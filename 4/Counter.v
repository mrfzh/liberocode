==> flow/design.v <==
module Counter(clr, updown, clk, Q, C);
	input clr, updown, clk;
	output [7:0] Q;
	output C;
	reg [7:0] Q;
	reg C;
	always@(posedge clk or posedge clr)
		begin
			if(clr)
				begin 
					Q = 8'b00000000;
					C = 0;
				end
			else
				begin
					if(updown)
						begin
							if(Q == 8'b11111111)
								begin Q = 8'b00000000; C = 1; end
							else
								begin Q = Q + 1; C = 0; end;
						end
					else
						begin
							if(Q == 8'b00000000)
								begin Q = 8'b11111111; C = 1; end
							else
								begin Q = Q - 1; C = 0; end;
						end						
				end
		end
endmodule
* Reports on Counter
What the tools print for Counter, step after step.
Line numbers count from 1 in the design file above.
Cell names lack the library's common part.
Not given: -
- Top :: Counter
- Clock port :: clk
- Cell library :: sky130hd
- Timing corner :: tt_025C_1v80

* Word level
Source: Yosys, flattened and elaborated, memories not mapped. Widths are those after wreduce; folded enables and synchronous resets count as part of the registers. Registers that Yosys merges into a memory's read port (data or address) are not register bits. Print and check cells do not count. Equal cells are merged and count once.
- Register bits :: 9
- Bits in latches :: 0
- RAM bits :: 0
- Memory bits (read-only) :: 0
- Word width x clocked read ports :: 0
- Memories :: 0
- Bits of input ports :: 3
- Output and inout port bits :: 9
- Add/sub/neg operators :: 2
- $mul :: 0
- Div/mod/pow operators :: 0
- Order comparisons :: 0
- Equality and inequality tests :: 1
- Shift operators :: 0
- Multiplexer cells :: 6
- Bitwise gates (word level) :: 0
- Reductions and logical operators :: 1
** Operators with widths (number)
- 8-bit 2-to-1 mux :: 3
- 8-bit by 1-bit adder with 8-bit output with constant B :: 1
- 8-bit by 1-bit subtractor with 8-bit output with constant B :: 1
- 8-bit == test with constant B :: 1
- 8-bit logical NOT :: 1
- 1-bit 2-to-1 mux :: 3

* Depth
Yosys ltp: most cells in a row. Word level: on the elaborated netlist, between registers, memories and ports. Mapped: between sequential cells and ports; inverters and the memories' decode and read muxes count.
- Depth in word-level cells :: 3
- ABC_AREA :: 1
- Depth in mapped cells :: 8
- Depth with buffers taken out :: 8

* Synthesis result
The flow's flattened synthesis, as Yosys stat reports it; memories are mapped. The netlist is that of the ABC_AREA named above (0 if unset); the other value can give another one.
** Cells by type
- dfrtp_1 :: number 9, area in all 225.216 um^2
- nand2_1 :: number 27, area in all 101.347 um^2
- nand3_1 :: number 12, area in all 60.058 um^2
- ha_1 :: number 3, area in all 37.536 um^2
- nor2_1 :: number 9, area in all 33.782 um^2
- inv_1 :: number 8, area in all 30.029 um^2
- o21ai_1 :: number 5, area in all 25.024 um^2
- nor2_4 :: number 2, area in all 22.522 um^2
- o21ai_0 :: number 4, area in all 20.019 um^2
- nand2_2 :: number 3, area in all 18.768 um^2
- nor2_2 :: number 3, area in all 18.768 um^2
- buf_6 :: number 1, area in all 11.261 um^2
- inv_2 :: number 3, area in all 11.261 um^2
- nand2_4 :: number 1, area in all 11.261 um^2
- o21bai_2 :: number 1, area in all 11.261 um^2
- nand3_2 :: number 1, area in all 10.01 um^2
- xnor2_1 :: number 1, area in all 8.758 um^2
- xor2_1 :: number 1, area in all 8.758 um^2
Not listed: further types 6, cells in them 6.
- Cell count :: 100
- Synthesis area :: 701.9 um^2
- Flip-flops :: 9

* Worst setup path after synthesis
OpenSTA on the mapped netlist: ideal clock, no wires. The path of least setup slack (recovery checks aside). Input and output delay are each 20% of the period. Register names are those of the netlist, which keeps one name where synthesis merged equal registers.
- Kind :: register to register
- Start :: reg Q[0]
- End :: reg Q[4]
- Period :: 1.58 ns
- Arrival time :: 1.125 ns
- Required time :: 1.459 ns
- Setup slack :: 0.334 ns
- Delay of the path :: 1.246 ns
- Driving pins on the path :: 8
- Synthesis period reached :: 1.246 ns
"delay of the path" = arrival - input delay + setup time.
"driving pins on the path" counts driving pins, that of a launching flip-flop among them; a cell with two outputs on the path counts twice.
"synthesis period reached" is the clock period less the worst setup slack; recovery checks do not enter. This is arithmetic on one report: input and output delays are still those of the set period (20% each).
The rows between start and end are the longest chain of elaborated cells between them; the timing report does not say that the signal goes this way. Where chains are equally long, one stands for them.
Each line given opens the expression or statement behind the cell; cells for indexed reads and writes are added by Yosys, which also makes memories of some case tables.
A register here has more assigning lines than the two given.
- Cells stage by stage :: dfrtp_1 > inv_1 > ha_1 > nand2_1 > nand2_1 > nand3_1 > o21ai_1 > nand2_1
- Cells in the longest elaborated chain :: 3
** RTL lines, path after synthesis
- start, declared :: line 3 : output [7:0] Q;
- start, assigned :: line 11 : Q = 8'b00000000;
- start, assigned :: line 19 : begin Q = 8'b00000000; C = 1; end
- 8-bit by 1-bit subtractor with 8-bit output :: line 28 : begin Q = Q - 1; C = 0; end;
- 8-bit 2-to-1 mux :: line 25 : if(Q == 8'b00000000)
- 8-bit 2-to-1 mux :: line 16 : if(updown)
- end, assigned :: line 11
- end, assigned :: line 19
- end, declared :: line 3

Subject: Counter on sky130hd, stored results

Hello all,

Counter through Yosys and OpenROAD on sky130hd: 2 stored runs, unordered, with their settings. The constraints put input and output delay at 20% of the set period each and load the outputs with 0.01 pF.

* Run A
** Files
==> flow/run.sh <==
#!/bin/bash
# the make line also repeats the synthesis and layout settings of config.mk as NAME=value (left out here)
make -C /OpenROAD-flow-scripts/flow DESIGN_CONFIG=/design/flow/config.mk WORK_HOME=/design/flow/orfs CLKGATE_MAP_FILE= finish
==> flow/config.mk <==
export PLATFORM = sky130hd
export DESIGN_NAME = Counter
export DESIGN_NICKNAME = Counter
export VERILOG_FILES = /design/flow/design.v
export SDC_FILE = /design/flow/constraint.sdc
export NUM_CORES = 4
export LEC_CHECK = 0
export ABC_AREA = 1
export CAP_MARGIN = 20
export CELL_PAD_IN_SITES_DETAIL_PLACEMENT = 2
export CORE_ASPECT_RATIO = 0.79
export CORE_MARGIN = 2
export CORE_UTILIZATION = 50
export CTS_CLUSTER_SIZE = 71
export MAX_ROUTING_LAYER = met4
export PLACE_DENSITY = 0.68
export SETUP_SLACK_MARGIN = -0.18
export SLEW_MARGIN = 10
==> flow/constraint.sdc <==
create_clock -name core_clock -period 2.26 [get_ports {clk}]
set_input_delay 0.4520 -clock core_clock [delete_from_list [all_inputs] [get_ports {clk}]]
set_output_delay 0.4520 -clock core_clock [all_outputs]
set_load 0.01 [all_outputs]
** Results
No results, placement failed with DPL-0033.

* Run B
** Files
==> flow/run.sh <==
#!/bin/bash
# the make line also repeats the synthesis and layout settings of config.mk as NAME=value (left out here)
make -C /OpenROAD-flow-scripts/flow DESIGN_CONFIG=/design/flow/config.mk WORK_HOME=/design/flow/orfs CLKGATE_MAP_FILE= finish
==> flow/config.mk <==
export PLATFORM = sky130hd
export DESIGN_NAME = Counter
export DESIGN_NICKNAME = Counter
export VERILOG_FILES = /design/flow/design.v
export SDC_FILE = /design/flow/constraint.sdc
export NUM_CORES = 4
export LEC_CHECK = 0
export CAP_MARGIN = 20
export CORE_MARGIN = 5
export CORE_UTILIZATION = 67
export CTS_CLUSTER_DIAMETER = 31
export GPL_TIMING_DRIVEN = 1
export MAX_ROUTING_LAYER = met5
export MIN_ROUTING_LAYER = met2
export PLACE_DENSITY = 0.77
export SLEW_MARGIN = 0
==> flow/constraint.sdc <==
create_clock -name core_clock -period 1.29 [get_ports {clk}]
set_input_delay 0.2580 -clock core_clock [delete_from_list [all_inputs] [get_ports {clk}]]
set_output_delay 0.2580 -clock core_clock [all_outputs]
set_load 0.01 [all_outputs]
** Results
No results, placement failed with DPL-0038.

Thanks
